==> flow/design.v <==
interface banked_mem_itf(
    input   bit         clk,
    input   bit         rst
);
    logic   [31:0]      addr;
    logic               read;
    logic               write;
    logic   [63:0]      wdata;
    logic               ready;
    logic   [31:0]      raddr;
    logic   [63:0]      rdata;
    logic               rvalid;
    bit                 error = 1'b0;
    modport dut (
        input           clk,
        input           rst,
        output          addr,
        output          read,
        output          write,
        output          wdata,
        input           ready,
        input           raddr,
        input           rdata,
        input           rvalid
    );
    modport mem (
        input           clk,
        input           rst,
        input           addr,
        input           read,
        input           write,
        input           wdata,
        output          ready,
        output          rdata,
        output          raddr,
        output          rvalid,
        output          error
    );
    modport mon (
        input           clk,
        input           rst,
        input           addr,
        input           read,
        input           write,
        input           wdata,
        input           ready,
        input           rdata,
        input           raddr,
        input           rvalid,
        input           error
    );
endinterface
interface mem_itf(
    input   bit         clk,
    input   bit         rst
);
    logic   [31:0]      addr;
    logic   [3:0]       rmask;
    logic   [3:0]       wmask;
    logic   [31:0]      rdata;
    logic   [31:0]      wdata;
    logic               resp;
    bit                 error = 1'b0;
    modport dut (
        input           clk,
        input           rst,
        output          addr,
        output          rmask,
        output          wmask,
        input           rdata,
        output          wdata,
        input           resp
    );
    modport mem (
        input           clk,
        input           rst,
        input           addr,
        input           rmask,
        input           wmask,
        output          rdata,
        input           wdata,
        output          resp,
        output          error
    );
    modport mon (
        input           clk,
        input           rst,
        input           addr,
        input           rmask,
        input           wmask,
        input           rdata,
        input           wdata,
        input           resp,
        output          error
    );
endinterface
interface mon_itf(
    input   bit             clk,
    input   bit             rst
);
            logic           valid [8];
            logic   [63:0]  order [8];
            logic   [31:0]  inst [8];
            logic           halt [8];
            logic   [4:0]   rs1_addr [8];
            logic   [4:0]   rs2_addr [8];
            logic   [31:0]  rs1_rdata [8];
            logic   [31:0]  rs2_rdata [8];
            logic   [4:0]   rd_addr [8];
            logic   [31:0]  rd_wdata [8];
            logic   [31:0]  pc_rdata [8];
            logic   [31:0]  pc_wdata [8];
            logic   [31:0]  mem_addr [8];
            logic   [3:0]   mem_rmask [8];
            logic   [3:0]   mem_wmask [8];
            logic   [31:0]  mem_rdata [8];
            logic   [31:0]  mem_wdata [8];
            bit             error = 1'b0;
endinterface
package rv32i_types;
    localparam TABLE_ENTRIES = 64;
    localparam ROB_D = 8;
    localparam LD_ST = 8;
    localparam N_MUL = 1;
    localparam N_ALU = 1;
    localparam N_DIV = 2;
    localparam CDB = N_ALU + N_MUL + N_DIV + 1;  
    localparam freelistdepth = 32;
    typedef enum logic [6:0] {
        op_b_lui   = 7'b0110111,  
        op_b_auipc = 7'b0010111,  
        op_b_jal   = 7'b1101111,  
        op_b_jalr  = 7'b1100111,  
        op_b_br    = 7'b1100011,  
        op_b_load  = 7'b0000011,  
        op_b_store = 7'b0100011,  
        op_b_imm   = 7'b0010011,  
        op_b_reg   = 7'b0110011,  
        op_b_csr   = 7'b1110011   
    } rv32i_op_b_t;
    typedef enum bit [2:0] {
        beq  = 3'b000,
        bne  = 3'b001,
        blt  = 3'b100,
        bge  = 3'b101,
        bltu = 3'b110,
        bgeu = 3'b111
    } branch_funct3_t;
    typedef enum bit [2:0] {
        lb  = 3'b000,
        lh  = 3'b001,
        lw  = 3'b010,
        lbu = 3'b100,
        lhu = 3'b101
    } load_funct3_t;
    typedef enum bit [2:0] {
        sb = 3'b000,
        sh = 3'b001,
        sw = 3'b010
    } store_funct3_t;
    typedef enum bit [2:0] {
        add  = 3'b000,  
        sll  = 3'b001,
        slt  = 3'b010,
        sltu = 3'b011,
        axor = 3'b100,
        sr   = 3'b101,  
        aor  = 3'b110,
        aand = 3'b111
    } arith_funct3_t;
    typedef enum bit [2:0] {
        alu_add = 3'b000,
        alu_sll = 3'b001, 
        alu_sra = 3'b010,
        alu_sub = 3'b011,
        alu_xor = 3'b100,
        alu_srl = 3'b101,
        alu_or  = 3'b110,
        alu_and = 3'b111
    } alu_ops;
    typedef struct packed {
            logic   [2:0]   funct3;
            logic   [6:0]   funct7;
            logic   [6:0]   opcode;
            logic   [4:0]   rs1_s;
            logic   [4:0]   rs2_s;
            logic   [4:0]   rd_s;
            logic   [31:0]  immediate; 
            logic [2:0] alu_operation;
            logic [2:0] cmp_operation;
            logic [1:0] mul_type;
            logic [1:0] div_type;
            logic predict_branch; 
            logic alu_en;
            logic cmp_en;
            logic is_branch;
            logic is_jump;
            logic is_jumpr;
            logic [1:0] is_mul;
            bit valid;
            logic [31:0] inst;
            logic [31:0] pc_curr;
            logic [31:0] pc_next;
            logic [1:0] execute_operand1; 
            logic [1:0] execute_operand2; 
            logic has_rd;
            logic [3:0] rmask;
            logic [3:0] wmask;
            logic is_signed;
    } instruction_info_reg_t;
    typedef struct packed {
        logic [31:0] fetch_pc_curr;   
        logic [31:0] fetch_pc_next; 
    } fetch_output_reg_t;
    typedef struct packed {
        logic [5:0] rs1, rs2, rd;
    } rat_t;
    typedef struct packed {
        logic valid;
        logic [63:0] order; 
        logic [31:0] inst;      
        logic [4:0] rs1_addr; 
        logic [4:0] rs2_addr; 
        logic [31:0] rs1_rdata; 
        logic [31:0] rs2_rdata; 
        logic [4:0] rd_addr;
        logic [31:0] rd_wdata;
        logic [31:0] pc_rdata; 
        logic [31:0] pc_wdata; 
        logic [31:0] mem_addr; 
        logic [3:0] mem_rmask; 
        logic [3:0] mem_wmask;
        logic [31:0] mem_rdata;
        logic [31:0] mem_wdata;
    } rvfi_t;
    typedef struct packed {
       logic [$clog2(ROB_D)-1:0] rob_id;
       logic commit;
       logic mispredict; 
       logic branch_enable; 
    } rob_t;
    typedef struct packed {
       logic input1_met; 
       logic input2_met; 
       logic [$clog2(ROB_D)-1:0] rs1_source;
       logic [$clog2(ROB_D)-1:0] rs2_source;
       logic full; 
    } reservation_entry_t; 
    typedef struct packed {
       logic [$clog2(LD_ST)-1:0] pointer;
       logic cross_dep_met;
       logic valid;
    } cross_t;
    typedef struct packed {
       rob_t rob;
       rvfi_t rvfi; 
       instruction_info_reg_t inst;
       rat_t rat;
       reservation_entry_t rs_entry;
       cross_t cross_entry;
    } super_dispatch_t;
    typedef enum logic [1:0] {
        ZERO,
        FREE_LIST,
        BACKUP_FREE_LIST
    } initialization_t;
    typedef enum logic [1:0] {
        ALU_T,
        MUL_T, 
        DIV_T
    } reservation_table_type_t;
    typedef struct packed {
        logic [31:0] register_value; 
        logic [$clog2(ROB_D)-1:0] ROB_ID; 
        logic dependency; 
    } physical_reg_data_t; 
    typedef struct packed {
        logic [$clog2(TABLE_ENTRIES)-1:0] rd_s, rs1_s, rs2_s; 
        physical_reg_data_t rd_v;
        logic rd_en;
    } physical_reg_request_t;
    typedef struct packed {
        physical_reg_data_t rs1_v, rs2_v;
    } physical_reg_response_t;
    typedef struct packed {
        super_dispatch_t inst_info; 
        logic start_calculate; 
    } fu_input_t; 
    typedef struct packed {
        super_dispatch_t inst_info;
        logic [31:0] register_value;
        logic ready_for_writeback;
        logic branch_result;
    } fu_output_t;
    typedef fu_output_t cdb_t [CDB];
    typedef struct packed {
        logic [1:0] mul_type; 
        logic [31:0] a; 
        logic [31:0] b; 
        logic start; 
        super_dispatch_t inst_info; 
    } multiply_FUs_t; 
    typedef struct packed {
        logic what_we_want;
        logic [31:0] a; 
        logic [31:0] b; 
        super_dispatch_t inst_info; 
    } divide_FUs_t; 
    typedef enum logic [2:0] {
        wait_s_load_p,
        wait_s_store_p,
        request_load_s,
        latch_load_s,
        request_store_s,
        latch_store_s
    } ld_st_controller_t;
endpackage
package cache_types;
    typedef enum bit [1:0] {
        idle_s,
        compare_tag_s,
        allocate_s,
        writeback_s
    } state_t;
    typedef enum bit [2:0] {
        A = 3'b000,
        B = 3'b001,
        C = 3'b010,
        D = 3'b011,
        F = 3'b111
    } way_t;
endpackage
module ff_array #(
            parameter               S_INDEX     = 4,
            parameter               WIDTH       = 1
)(
    input   logic                   clk0,
    input   logic                   rst0,
    input   logic                   csb0,
    input   logic                   web0,
    input   logic   [S_INDEX-1:0]   addr0,
    input   logic   [WIDTH-1:0]     din0,
    output  logic   [WIDTH-1:0]     dout0
);
            localparam              NUM_SETS    = 2**S_INDEX;
            logic                   web0_reg;
            logic   [S_INDEX-1:0]   addr0_reg;
            logic   [WIDTH-1:0]     din0_reg;
            logic   [WIDTH-1:0]     internal_array [NUM_SETS];
    always_ff @(posedge clk0) begin
        if (rst0) begin
            web0_reg  <= 1'b0;
            addr0_reg <= 'x;
            din0_reg  <= 'x;
        end else begin
            if (!csb0) begin
                web0_reg  <= web0;
                addr0_reg <= addr0;
                din0_reg  <= din0;
            end
        end
    end
    always_ff @(posedge clk0) begin
        if (rst0) begin
            for (int i = 0; i < NUM_SETS; i++) begin
                internal_array[i] <= '0;
            end
        end else begin
            if (!web0_reg) begin
                internal_array[addr0_reg] <= din0_reg;
            end
        end
    end
    always_comb begin
        dout0 = internal_array[addr0_reg];
    end
endmodule : ff_array
* From RTL to reports: ff_array *
What the tools print for ff_array, step after step.
Line numbers count from 1 in the design file above.
Operators carry their Yosys type and port widths (W data, S select, Z words).
Cell names lack the library's common part.
Not given: --

set-up
  top = ff_array
  clock = clk0
  standard-cell library = sky130hd
  timing corner = tt_025C_1v80

* Elaborated design *
Yosys after proc, flatten, opt, wreduce and memory -nomap, before mapping. Print and check cells are not counted. Equal cells are merged and count once.
Memory sizes are those after Yosys's memory passes, which may raise the word count (mostly to a power of two), join words into wider ones and drop unused or constant bits.

cells by class
  equal/unequal tests = 1
  muxes and demuxes = 12

operators by type and width
  cell                  count
  $mux W4               5
  $mux W1               7
  $ne A2 B2 Y1 const B  1

storage and ports
  bits in writable memories = 16
  input port bits = 9
  memories kept = 1
  cells after elaboration = 17
  output and inout bits = 1
  register bits after elaboration = 6

memory list
  name            depth  bits a word  line  text
  internal_array  16     1            349   logic   [WIDTH-1:0]     internal_array [NUM_SETS];

* Depth *
Yosys ltp: most cells in a row. Word level: on the elaborated netlist, between registers, memories and ports. Mapped: between sequential cells and ports; inverters and the memories' decode and read muxes count.

depth
  depth after elaboration = 3
  ABC_AREA = 0
  mapped depth = 3

* Netlist *
The flow's flattened synthesis, as Yosys stat reports it; memories are mapped. The netlist is that of the ABC_AREA named above (0 if unset); the other value can give another one.

cell types
  cell type  count
  edfxtp_1   21
  mux4_1     4
  dfxtp_1    5
  a21o_1     12
  nor2_1     19
  mux2_2     4
  mux2i_1    4
  o21bai_1   4
  nand2_1    5
  nand2b_1   2
  nor2b_1    2
  nand3_1    2
  nor4b_1    1
  clkbuf_1   2
  nand3b_1   1
  and2_1     1
  and3_1     1
  nor4_1     1

Not listed: further types 2, cells in them 2.

mapped netlist
  mapped cells = 93
  synthesis area = 1218.7 sq um
  buffer cells = 3
  flip-flops = 26
  area of sequential cells = 730.7 sq um

* Timing after synthesis *
Path of least setup slack by OpenSTA after synthesis, without wires, with an ideal clock, recovery checks aside; 20% of the period is set as input and as output delay. Where synthesis merged equal registers, the netlist keeps one of their names.

timing path post-synthesis
  path type = register -> output
  from = register (name not given)
  to = output port dout0[0]
  output delay = 0.378 ns
  stages = 4
  slack = 0.328 ns
  delay of the path = 1.184 ns
  data required time = 1.512 ns
  arrival = 1.184 ns
  time at the first pin = 0.000 ns
  clock period = 1.89 ns
  synthesis period reached = 1.562 ns

"delay of the path" = arrival - input delay + setup time.
At an output port there is no setup time.
"stages": output pins that drive a net of the path, with the launching flip-flop's if there is one; two outputs of one cell count as two.
"synthesis period reached" is the clock period less the worst setup slack; recovery checks do not enter. This is arithmetic on one report: input and output delays are still those of the set period (20% each).

on the way, post-synthesis
  cells stage by stage = dfxtp_1 mux4_1 mux2i_1 mux2i_1

ends and longest elaborated chain, post-synthesis
  item              line  text
  end: declaration  343   output  logic   [WIDTH-1:0]     dout0

No chain of elaborated cells between the ends is given.

* Path in the finished layout *
From the final timing report of job 1: the path of least setup slack in the routed layout; clock arrival at registers is part of the times.

timing path post-layout
  path type = register -> output
  from = register (name not given)
  to = output port dout0[0]
  arrival = 2.12 ns
  stages = 5
  data required time = 2.34 ns
  clock period = 2.93 ns
  output delay = 0.59 ns
  time at the first pin = 0.33 ns
  slack = 0.23 ns

on the way, post-layout
  cells stage by stage = dfxtp_1 mux4_1 mux2i_1 mux2i_1 clkdlybuf4s50_1

ends and longest elaborated chain, post-layout
  item              line  text
  end: declaration  343   output  logic   [WIDTH-1:0]     dout0

No chain of elaborated cells between the ends is given.

--- measured runs ---
Flow measurements of ff_array on sky130hd: 2 stored runs with different settings, listed in no order. Input and output delays are each 20% of the period that was set; the output load is 0.01 pF.
"achieved clock period (ns)" means the clock period less the worst setup slack. The figure is calculated, with input and output delays left at 20% of the set period.
"worst setup path time (ns)": the worst setup path's part of the clock period (all of it between registers, 20% less for each end at a port) less its slack. A launch clock that arrives late makes it longer, a capture clock that arrives late makes it shorter.
"finish__power__total" rests on the timing tool's default activity at the inputs, not on a simulated workload.

settings of job 1
{
  "period_ns": 2.93,
  "CORE_UTILIZATION": 42,
  "SETUP_SLACK_MARGIN": 0.09,
  "PLACE_DENSITY": 0.62,
  "CORE_ASPECT_RATIO": 0.93,
  "CORE_MARGIN": 7,
  "CELL_PAD_IN_SITES_GLOBAL_PLACEMENT": 1,
  "CELL_PAD_IN_SITES_DETAIL_PLACEMENT": 1,
  "CTS_CLUSTER_SIZE": 17,
  "CTS_CLUSTER_DIAMETER": 174,
  "CAP_MARGIN": 30,
  "SLEW_MARGIN": 20,
  "MIN_ROUTING_LAYER": "met2",
  "MAX_ROUTING_LAYER": "met5"
}
report of job 1
yosys chip area after synthesis (um^2): 1218.7
finish__design__die__area: 4606.6
finish__design__instance__area__stdcell: 1385.1
finish__design__instance__utilization: 0.5125
finish__timing__setup__ws: 0.228
finish__timing__setup__tns: 0.000
finish__timing__hold__ws: 0.586
finish__power__total: 7.251e-04
achieved clock period (ns): 2.702
worst setup path time (ns): 2.12
worst setup path kind: register -> output

settings of job 2
{
  "period_ns": 0.996,
  "CORE_UTILIZATION": 51,
  "PLACE_DENSITY_LB_ADDON": 0.08,
  "CORE_ASPECT_RATIO": 0.63,
  "ABC_AREA": 0,
  "GPL_TIMING_DRIVEN": 1,
  "GPL_ROUTABILITY_DRIVEN": 0,
  "CTS_CLUSTER_DIAMETER": 296,
  "SLEW_MARGIN": 35,
  "MIN_ROUTING_LAYER": "met2",
  "CAP_MARGIN": 20,
  "CORE_MARGIN": 2
}
report of job 2
yosys chip area after synthesis (um^2): 1218.7
finish__design__die__area: 2807.0
finish__design__instance__area__stdcell: 1794.2
finish__design__instance__utilization: 0.7701
finish__timing__setup__ws: -0.785
finish__timing__setup__tns: -13.028
finish__timing__hold__ws: 0.244
finish__power__total: 2.711e-03
achieved clock period (ns): 1.781
worst setup path time (ns): 1.58
worst setup path kind: register -> output
--- end ---
